==> flow/design.v <==
module keypad
	(
		input wire clk,
		output reg[3:0] rows, 
		input wire[3:0] cols,
		output reg pressed,
		output reg released,
		output reg[3:0] digits,
		output reg[3:0] opers
	);
	reg[1:0] state = 0;
	reg[31:0] count = 0;	
	reg[2:0] scan_row = 0;
	reg[0:0] detected = 0;
	initial begin	
		pressed <= 0;
		released <= 0;
		digits <= 0;
		opers <= 0;
		state <= 0;
		count <= 0;
		detected <= 0;
	end
	always @(posedge clk) begin
		if (count == 0) begin							
			count <= 32'd49_999;				 
			case (state)
				0: begin
					if (scan_row == 4) begin
						state <= 2;
						scan_row <= 0;
					end else begin 
						state <= 1;
						released <= 0;
						case (scan_row)
							0: rows <= 4'b1110;
							1: rows <= 4'b1101;
							2: rows <= 4'b1011;
							3: rows <= 4'b0111;
							default: rows <= 4'b1111;
						endcase
					end
					count <= 0;
				end
				1: begin
					scan_row <= scan_row + 1;
					state <= 0;
					case (scan_row)
						0: begin
							if (~cols[0]) begin digits <= 4'd1; detected <= 1; end
							else if (~cols[1]) begin digits <= 4'd2; detected <= 1; end
							else if (~cols[2]) begin digits <= 4'd3; detected <= 1; end
							else if (~cols[3]) begin opers <= 3'd1; detected <= 1; end
						end
						1: begin
							if (~cols[0]) begin digits <= 4'd4; detected <= 1; end
							else if (~cols[1]) begin digits <= 4'd5; detected <= 1; end
							else if (~cols[2]) begin digits <= 4'd6; detected <= 1; end
							else if (~cols[3]) begin opers <= 3'd2; detected <= 1; end
						end
						2: begin
							if (~cols[0]) begin digits <= 4'd7; detected <= 1; end
							else if (~cols[1]) begin digits <= 4'd8; detected <= 1; end
							else if (~cols[2]) begin digits <= 4'd9; detected <= 1; end
							else if (~cols[3]) begin opers <= 3'd3; detected <= 1; end
						end
						3: begin
							if (~cols[1]) begin digits <= 4'd0; detected <= 1; end
							else if (~cols[3]) begin opers <= 3'd4; detected <= 1; end
							else if (~cols[0]) begin opers <= 3'd5; detected <= 1; end
							else if (~cols[2]) begin opers <= 3'd6; detected <= 1; end
						end
					endcase
				end
				2: begin
					if (detected) begin 
						pressed <= 1;
						detected <= 0;
						state <= 0;
					end else begin
						if (pressed) begin
							released <= 1;
							state <= 3;
							pressed <= 0;
						end else state <= 0;
					end
					count <= 0;
				end
				3: begin
					released <= 0;
					digits <= 0;
					opers <= 0;
					state <= 0;
					count <= 0;
				end
			endcase
		end else begin
			count <= count - 1;
		end
	end
endmodule
# Tool chain data of keypad
# What the tools print for keypad, step after step.
# Line numbers count from 1 in the design file above.
# Operators carry their Yosys type and port widths (W data, S select, Z words).
# Cell names lack the library's common part.
# A cell with -- has no value.
dict set report inputs {
  top {keypad}
  clock_port {clk}
  cell_library {sky130hd}
  pvt_corner {tt_025C_1v80}
}

# Elaborated design
# Source: Yosys, flattened and elaborated, memories not mapped. Widths are those after wreduce. Registers that Yosys merges into a memory's read port (data or address) are not register bits. Print and check cells do not count.
dict set report op_classes {
  n_mux 52
  bitwise 1
  eq_ne 32
  add_sub_neg 2
  n_reduce_logical 17
}
# cell n
set op_table {}
lappend op_table {{$mux W4} 25}
lappend op_table {{$pmux W4 S4} 3}
lappend op_table {{$ne A3 B3 Y1 const B} 14}
lappend op_table {{$sub A32 B1 Y32 const B} 1}
lappend op_table {{$logic_not A32 Y1} 1}
lappend op_table {{$mux W32} 1}
lappend op_table {{$ne A5 B5 Y1 const B} 4}
lappend op_table {{$reduce_and A17 Y1} 1}
lappend op_table {{$mux W16} 1}
lappend op_table {{$pmux W4 S2} 2}
lappend op_table {{$ne A6 B6 Y1 const B} 2}
lappend op_table {{$mux W1} 11}
lappend op_table {{$reduce_and A5 Y1} 2}
lappend op_table {{$ne A2 B2 Y1 const B} 4}
lappend op_table {{$reduce_and A7 Y1} 1}
lappend op_table {{$reduce_bool A2 Y1} 3}
lappend op_table {{$eq A3 B2 Y1 const B} 2}
lappend op_table {{$reduce_and A3 Y1} 2}
lappend op_table {{$reduce_or A3 Y1} 2}
lappend op_table {{$pmux W3 S2} 1}
lappend op_table {{$pmux W2 S3} 1}
lappend op_table {{$mux W2} 3}
lappend op_table {{$ne A5 B1 Y1 const B} 1}
lappend op_table {{$eq A2 B2 Y1 const B} 2}
lappend op_table {{$pmux W1 S2} 2}
lappend op_table {{$add A3 B1 Y3 const B} 1}
lappend op_table {{$eq A3 B1 Y1 const B} 1}
lappend op_table {{$eq A3 B3 Y1 const B} 1}
# Other operator kinds: 9; their cells: 9.
dict set report word_totals {
  input_bits 5
  output_inout_bits 14
  elab_cells 113
  regBits 52
}

# Depth
# Depth = most cells in a row (Yosys ltp): at word level without a register or memory, in the mapped netlist without a sequential cell, where the memories' decode and read muxes count.
dict set report depth {
  depth_word 6
  abc_area 1
  mapped_depth 10
}

# Synthesis result
# Yosys stat after the flow's synthesis: flattened, memories mapped to cells. It holds for the ABC_AREA given above (unset counts as 0); a run with the other value may have another netlist.
# The area totals of this step are shown rounded.
# cell_type n
set by_type {}
lappend by_type {dfxtp_1 32}
lappend by_type {edfxtp_1 19}
lappend by_type {nand2_1 102}
lappend by_type {nor2_1 79}
lappend by_type {inv_1 46}
lappend by_type {ha_1 11}
lappend by_type {nor2_2 18}
lappend by_type {a21oi_1 19}
lappend by_type {o21ai_0 14}
lappend by_type {nand2_4 6}
lappend by_type {nand3_1 13}
lappend by_type {nor2_8 3}
lappend by_type {nor2_4 4}
lappend by_type {nand4_1 7}
lappend by_type {xor2_1 5}
lappend by_type {nand2_2 6}
lappend by_type {xnor2_1 4}
lappend by_type {o21ai_2 3}
# Not listed: further types 11, cells in them 17.
dict set report synth_totals {
  sequential_area_um2 1211
  cells 408
  mapped_area_um2 3027
  ff_cells 51
  n_buf 2
}

# Worst setup path after synthesis
# Source: OpenSTA report_checks on the synthesized netlist (no wires, ideal clock, input and output delay 20% of the period each), path of least setup slack; recovery checks are left aside. Register names are those of the netlist, which keeps one name where synthesis merged equal registers.
dict set report synth_path {
  path_type {register -> register}
  start {reg count[0]}
  end {reg digits[0]}
  required_time_ns 3.151
  t_first_pin_ns 0.000
  setup_slack_ns 1.727
  driving_pins 9
  path_buffers 0
  setup_time_ns 0.329
  clock_period_ns 3.48
  delay_ns 1.752
  arrival_time_ns 1.423
  synth_period_reached_ns 1.753
}
# "delay_ns" = arrival - input delay + setup time.
# "driving_pins" counts driving pins, that of a launching flip-flop among them; a cell with two outputs on the path counts twice.
# "synth_period_reached_ns" = period - worst setup slack (recovery checks aside). The figure is calculated, with input and output delays left at 20% of the set period.
# The rows between start and end are the longest chain of elaborated cells between them; the timing report does not say that the signal goes this way. Where chains are equally long, one stands for them.
# A line is the first line of the expression or statement that the cell stems from. Yosys adds cells for indexed reads and writes and turns some case tables into memories.
# At most two assigning lines are given for a register; there are more.
dict set report synth_via {
  path_cell_list {dfxtp_1 -> inv_1 -> ha_1 -> inv_1 -> nor3_1 -> nand4_1 -> nor2_2 -> nand2_1 -> nor2_1}
  elab_chain_cells 2
  cells_between 2
  classes_between {reduce/logical (2)}
}
# item line
set synth_rtl {}
lappend synth_rtl {{from (decl)} 12} ;# reg[31:0] count = 0;
lappend synth_rtl {{from (assign)} 26} ;# count <= 32'd49_999;
lappend synth_rtl {{from (assign)} 98} ;# count <= count - 1;
lappend synth_rtl {{$logic_not A32 Y1} 25} ;# if (count == 0) begin
lappend synth_rtl {{$reduce_and A7 Y1} --}
lappend synth_rtl {{to (assign)} 50} ;# if (~cols[0]) begin digits <= 4'd1; detected <= 1; end
lappend synth_rtl {{to (assign)} 51} ;# else if (~cols[1]) begin digits <= 4'd2; detected <= 1; end
lappend synth_rtl {{to (decl)} 8} ;# output reg[3:0] digits,

# Path in the finished layout
# From the final timing report of run 1: the path of least setup slack in the routed layout; clock arrival at registers is part of the times.
dict set report layout_path {
  path_type {register -> register}
  start {reg count[0]}
  end {reg opers[0]}
  required_time_ns 2.65
  t_first_pin_ns 0.30
  driving_pins 9
  path_buffers 0
  clock_period_ns 2.64
  setup_slack_ns 0.71
  setup_time_ns 0.29
  arrival_time_ns 1.94
}
# The rows between start and end are the longest chain of elaborated cells between them; the timing report does not say that the signal goes this way. Where chains are equally long, one stands for them.
# At most two assigning lines are given for a register; there are more.
dict set report layout_via {
  path_cell_list {dfxtp_1 -> inv_1 -> ha_1 -> inv_1 -> nor3_1 -> nand4_1 -> nor2_2 -> nand2_1 -> nor2_2}
  elab_chain_cells 2
  cells_between 2
  classes_between {reduce/logical (2)}
}
# item line
set layout_rtl {}
lappend layout_rtl {{from (decl)} 12} ;# reg[31:0] count = 0;
lappend layout_rtl {{from (assign)} 26} ;# count <= 32'd49_999;
lappend layout_rtl {{from (assign)} 98} ;# count <= count - 1;
lappend layout_rtl {{$logic_not A32 Y1} 25} ;# if (count == 0) begin
lappend layout_rtl {{$reduce_and A17 Y1} --}
lappend layout_rtl {{to (assign)} 53} ;# else if (~cols[3]) begin opers <= 3'd1; detected <= 1; end
lappend layout_rtl {{to (assign)} 59} ;# else if (~cols[3]) begin opers <= 3'd2; detected <= 1; end
lappend layout_rtl {{to (decl)} 9} ;# output reg[3:0] opers

# Flow runs of keypad

keypad through Yosys and OpenROAD on sky130hd: 2 stored runs, unordered, with their settings and measured results. The constraints put input and output delay at 20% of the set period each and load the outputs with 0.01 pF.
"timing.achieved_period_ns": clock period set for the run, less the worst setup slack. It is reckoned from that one timing run; input and output delays stay at 20% of the period that was set.
By "critical_path_time_ns" is meant the share of the clock period that the worst setup path is allowed (20% is reserved at inputs, 20% at outputs), minus its slack. Clock arrival times at its registers enter into it.
The measured numbers are rounded.

[flow] run 1: files
==> flow/run.sh <==
#!/bin/bash
# the make line also repeats the synthesis and layout settings of config.mk as NAME=value (left out here)
make -C /OpenROAD-flow-scripts/flow DESIGN_CONFIG=/design/flow/config.mk WORK_HOME=/design/flow/orfs CLKGATE_MAP_FILE= finish
==> flow/config.mk <==
export PLATFORM = sky130hd
export DESIGN_NAME = keypad
export DESIGN_NICKNAME = keypad
export VERILOG_FILES = /design/flow/design.v
export SDC_FILE = /design/flow/constraint.sdc
export NUM_CORES = 4
export LEC_CHECK = 0
export ABC_AREA = 1
export CAP_MARGIN = 20
export CELL_PAD_IN_SITES_DETAIL_PLACEMENT = 0
export CORE_MARGIN = 2
export CORE_UTILIZATION = 49
export CTS_CLUSTER_SIZE = 46
export GPL_TIMING_DRIVEN = 1
export MAX_ROUTING_LAYER = met5
export SETUP_SLACK_MARGIN = 0.54
export SLEW_MARGIN = 20
export TNS_END_PERCENT = 15
==> flow/constraint.sdc <==
create_clock -name core_clock -period 2.64 [get_ports {clk}]
set_input_delay 0.5280 -clock core_clock [delete_from_list [all_inputs] [get_ports {clk}]]
set_output_delay 0.5280 -clock core_clock [all_outputs]
set_load 0.01 [all_outputs]

[flow] run 1: metrics
[metrics] synth_area_um2 = 3027
[metrics] tns_ns = 0.000
[metrics] timing.achieved_period_ns = 1.929
[metrics] final_setup_ws_ns = 0.711
[metrics] layout_utilization_pct = 57.2
[metrics] critical_path_time_ns = 1.93
[metrics] path_kind = register -> register
[metrics] die_area_um2 = 6821

[flow] run 2: files
==> flow/run.sh <==
#!/bin/bash
# the make line also repeats the synthesis and layout settings of config.mk as NAME=value (left out here)
make -C /OpenROAD-flow-scripts/flow DESIGN_CONFIG=/design/flow/config.mk WORK_HOME=/design/flow/orfs CLKGATE_MAP_FILE= finish
==> flow/config.mk <==
export PLATFORM = sky130hd
export DESIGN_NAME = keypad
export DESIGN_NICKNAME = keypad
export VERILOG_FILES = /design/flow/design.v
export SDC_FILE = /design/flow/constraint.sdc
export NUM_CORES = 4
export LEC_CHECK = 0
export ABC_AREA = 0
export CAP_MARGIN = 20
export CELL_PAD_IN_SITES_DETAIL_PLACEMENT = 0
export CELL_PAD_IN_SITES_GLOBAL_PLACEMENT = 1
export CORE_MARGIN = 2
export CORE_UTILIZATION = 33
export GPL_ROUTABILITY_DRIVEN = 0
export PLACE_DENSITY_LB_ADDON = 0.02
export SETUP_SLACK_MARGIN = 0.09
export SLEW_MARGIN = 25
==> flow/constraint.sdc <==
create_clock -name core_clock -period 1.82 [get_ports {clk}]
set_input_delay 0.3640 -clock core_clock [delete_from_list [all_inputs] [get_ports {clk}]]
set_output_delay 0.3640 -clock core_clock [all_outputs]
set_load 0.01 [all_outputs]

[flow] run 2: metrics
[metrics] final_setup_ws_ns = -0.267
[metrics] layout_utilization_pct = 52.0
[metrics] die_area_um2 = 8886
[metrics] tns_ns = -6.173
[metrics] synth_area_um2 = 2689
[metrics] timing.achieved_period_ns = 2.087
[metrics] critical_path_time_ns = 2.09
[metrics] path_kind = register -> register
