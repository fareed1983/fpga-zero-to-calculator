==> flow/design.v <==
module pushbtn #(
		parameter INVERT = 1'b0
	)(
		input wire clk,
		input wire button,
		output reg released,
		output reg pressed
	);
	reg[31:0] count = 0;	
	reg[1:0] state = 0;
	reg[2:0] press_iter = 0;
	reg[2:0] rel_iter = 0;
	initial begin
		pressed <= 0;
		released <= 0;
		count <= 0;
		press_iter <= 0;
		rel_iter <= 0;
	end
	always @(posedge clk) begin
		if (count == 0) begin
			count <= 32'd49_999;
			if (pressed) begin
				pressed <= 0;
			end else if (released) begin
				released <= 0;
				rel_iter <= 0;
				press_iter <= 0;
			end else if ((button & !INVERT) || (!button & INVERT)) begin
				rel_iter <= 0;
				if (press_iter == 4'd6) begin
					pressed <= 1;
					count <= 0;
					press_iter <= 4'd7;
				end else if (!(press_iter == 4'd7)) press_iter <= press_iter + 1;
			end else begin  
				if (press_iter == 4'd7 && rel_iter == 4'd6) begin
					rel_iter <= 4'd7;
					count <= 0;
					released <= 1;
				end else if (!(rel_iter == 4'd7) && press_iter == 4'd7) rel_iter <= rel_iter + 1;
			end
		end else begin
			count <= count - 1;
		end
	end
endmodule
From RTL to reports: pushbtn
The steps from the RTL of pushbtn to its reports follow in flow order.
Lines are those of the file above, counted from 1.
Cell names lack the library's common part.
The mark - stands for no value.
- top: pushbtn
- clock port: clk
- standard-cell library: sky130hd
- timing corner: tt_025C_1v80

Word level
Source: Yosys, flattened and elaborated, memories not mapped. Widths are those after wreduce. Registers that Yosys merges into a memory's read port (data or address) are not register bits. Print and check cells do not count.
- register bits after elaboration: 40
- latch bits: 0
- noted RAM bits: 0
- noted bits in read-only memories: 0
- word width x clocked read ports: 0
- memories: 0
- input bits: 2
- output and inout bits at 2
- noted elaborated cells: 39
- add/subtract/negate cells at 3
- $mul at 0
- divide/modulo/power cells: 0
- magnitude comparators at 0
- equality and inequality tests: 5
- noted shift-type cells: 0
- noted multiplexer cells: 13
- bitwise logic cells: 2
- reductions and logical operators: 11
- operators by type and width (kind ; number):
    two-way mux 16 bit ; 5
    subtractor 32 x 1 -> 32 bit with constant B ; 1
    zero test 32 bit ; 1
    two-way mux 32 bit ; 1
    two-way mux 3 bit ; 5
    == test 3 bit with constant B ; 4
    adder 3 x 1 -> 3 bit with constant B ; 2
    AND reduction 4 bit ; 1
    nonzero test 4 bit ; 1
    != test 3 bit with constant B ; 1
    AND reduction 3 bit ; 1
    OR reduction 3 bit ; 1
    logical AND 1 bit ; 2
    NOT 1 bit ; 2
    AND reduction 2 bit ; 1
    nonzero test 2 bit ; 1
    OR reduction 2 bit ; 1
    two-way mux 1 bit ; 2
    zero test 1 bit ; 1

Logic depth
Depth = most cells in a row (Yosys ltp): at word level without a register or memory, in the mapped netlist without a sequential cell, where the memories' decode and read muxes count.
- word-level depth at 7
- ABC_AREA at 0
- noted depth in mapped cells: 7
- depth with buffers taken out: 6

Mapped cells and area
The flow's flattened synthesis, as Yosys stat reports it; memories are mapped. The netlist is that of the ABC_AREA named above (0 if unset); the other value can give another one.
- cells by type (cell type ; number ; area in all (um2)):
    dfxtp_1 ; 32 ; 640.614
    edfxtp_1 ; 8 ; 240.23
    a21oi_1 ; 20 ; 100.096
    ha_1 ; 7 ; 87.584
    o31ai_1 ; 10 ; 75.072
    nor2_1 ; 16 ; 60.058
    nand2_1 ; 14 ; 52.55
    or4_1 ; 7 ; 52.55
    xor2_1 ; 6 ; 52.55
    mux2i_1 ; 5 ; 50.048
    nor4_1 ; 8 ; 50.048
    o21ai_0 ; 7 ; 35.034
    xnor2_1 ; 4 ; 35.034
    mux2_2 ; 3 ; 33.782
    inv_1 ; 7 ; 26.275
    nand4b_1 ; 3 ; 26.275
    o41ai_1 ; 3 ; 26.275
    nand3_1 ; 5 ; 25.024
Not listed: further types 23, cells in them 40.
- cells in the netlist: 205
- synthesis area: 1958.1 um2
- sequential part of the area at 880.8 um2
- mapped flip-flops: 40
- buffer cells at 5

Timing after synthesis
OpenSTA on the mapped netlist: ideal clock, no wires. The path of least setup slack (recovery checks aside). Input and output delay are each 20% of the period. Register names are those of the netlist, which keeps one name where synthesis merged equal registers.
- path kind: flip-flop to flip-flop
- from: reg count[17]
- to: reg rel_iter[0]
- clock period: 3.91 ns
- setup time at 0.383 ns
- noted time at the first pin: 0.000 ns
- noted data arrival time: 2.246 ns
- required time at 3.527 ns
- path slack at 1.281 ns
- path delay: 2.629 ns
- noted stages: 5
- buffers on the path at 0
- synthesis period reached: 2.629 ns
"path delay" = arrival - input delay + setup time.
"stages" counts driving pins, that of a launching flip-flop among them; a cell with two outputs on the path counts twice.
"synthesis period reached" = period - worst setup slack (recovery checks aside). The figure is calculated, with input and output delays left at 20% of the set period.
The rows between start and end are the longest chain of elaborated cells between them; the timing report does not say that the signal goes this way. Where chains are equally long, one stands for them.
Each line given opens the expression or statement behind the cell; cells for indexed reads and writes are added by Yosys, which also makes memories of some case tables.
A register here has more assigning lines than the two given.
- cells stage by stage: dfxtp_1 -> or4_4 -> nor4_1 -> nand2_1 -> a2111oi_0
- noted cells in the longest elaborated chain: 2
- elaborated cells on any way between the ends at 2
- RTL lines with such cells at 1
- those cells by class: reduce/logical (2)
- ends and longest elaborated chain, post-synthesis (element ; line ; source):
    start: declaration ; 9 ; reg[31:0] count = 0;
    start: assignment ; 22 ; count <= 32'd49_999;
    start: assignment ; 44 ; count <= count - 1;
    zero test 32 bit ; 21 ; if (count == 0) begin
    AND reduction 3 bit ; - ;
    end: assignment ; 27 ; rel_iter <= 0;
    end: assignment ; 41 ; end else if (!(rel_iter == 4'd7) && press_iter == 4'd7) rel_iter <= rel_iter + 1;
    end: declaration ; 12 ; reg[2:0] rel_iter = 0;

Path in the finished layout
From the final timing report of flow run 1: the path of least setup slack in the routed layout; clock arrival at registers is part of the times.
- path kind: flip-flop to flip-flop
- from: reg count[23]
- to: reg count[9]
- clock period: 1.72 ns
- setup time at 0.08 ns
- noted time at the first pin: 0.29 ns
- noted data arrival time: 2.41 ns
- required time at 1.93 ns
- path slack at -0.48 ns
- noted stages: 6
- buffers on the path at 1
The rows between start and end are the longest chain of elaborated cells between them; the timing report does not say that the signal goes this way. Where chains are equally long, one stands for them.
A register here has more assigning lines than the two given.
- cells stage by stage: dfxtp_1 -> or4_4 -> or4_4 -> nor3_4 -> buf_6 -> mux2i_1
- noted cells in the longest elaborated chain: 2
- elaborated cells on any way between the ends at 2
- RTL lines with such cells at 1
- those cells by class: mux (1); reduce/logical (1)
- ends and longest elaborated chain, after layout (element ; line ; source):
    start: declaration ; 9 ; reg[31:0] count = 0;
    start: assignment ; 22 ; count <= 32'd49_999;
    start: assignment ; 44 ; count <= count - 1;
    zero test 32 bit ; 21 ; if (count == 0) begin
    two-way mux 32 bit ; 21 ;
    end: assignment ; 22 ;
    end: assignment ; 44 ;
    end: declaration ; 9 ;

Add stored flow runs of pushbtn

Design pushbtn on sky130hd. What follows are 2 stored runs of the flow, each under its own settings; their order means nothing. The constraints put input and output delay at 20% of the set period each and load the outputs with 0.01 pF.
By "clock period achieved" is meant the clock period of the run minus its worst setup slack. This is arithmetic on one report: input and output delays are still those of the set period (20% each).
"worst setup path time" = time allowed to the worst setup path (clock period - input delay - output delay, where it has them) - its slack; a late launch clock adds to it, a late capture clock takes from it.
"total power after layout" is the tool's figure for a default switching activity; nothing was simulated.

Flow run 1
Settings were period_ns = 1.72; CORE_UTILIZATION = 20; SETUP_SLACK_MARGIN = 0.37; PLACE_DENSITY_LB_ADDON = 0.07; HOLD_SLACK_MARGIN = 0.23; CELL_PAD_IN_SITES_GLOBAL_PLACEMENT = 2; CELL_PAD_IN_SITES_DETAIL_PLACEMENT = 2; ABC_AREA = 0; CTS_CLUSTER_SIZE = 22; CTS_CLUSTER_DIAMETER = 154; CAP_MARGIN = 0; SLEW_MARGIN = 10; MIN_ROUTING_LAYER = met1; MAX_ROUTING_LAYER = met4; CORE_MARGIN = 2
- noted the standard-cell area of the final layout: 3026.7 um2
- noted the total power after layout: 1.577 mW
- noted the full die area: 10597.7 um2
- Yosys chip area after synthesis at 1958.1 um2
- worst setup path time: 2.20 ns
- kind of the worst setup path: flip-flop to flip-flop
- worst setup slack after layout: -0.475 ns
- clock period achieved at 2.195 ns
- noted the utilization after routing: 31.4%
- summed negative setup slack at -15.987 ns
- lowest hold slack at 0.487 ns

Flow run 2
Settings were period_ns = 1.89; CAP_MARGIN = 20; CORE_MARGIN = 2; CORE_UTILIZATION = 40; SLEW_MARGIN = 20
- noted the utilization after routing: 56.3%
- noted the total power after layout: 1.565 mW
- summed negative setup slack at -5.997 ns
- Yosys chip area after synthesis at 1958.1 um2
- noted the full die area: 5470.8 um2
- worst setup path time: 2.15 ns
- kind of the worst setup path: flip-flop to flip-flop
- lowest hold slack at 0.470 ns
- worst setup slack after layout: -0.260 ns
- noted the standard-cell area of the final layout: 2658.8 um2
- clock period achieved at 2.150 ns
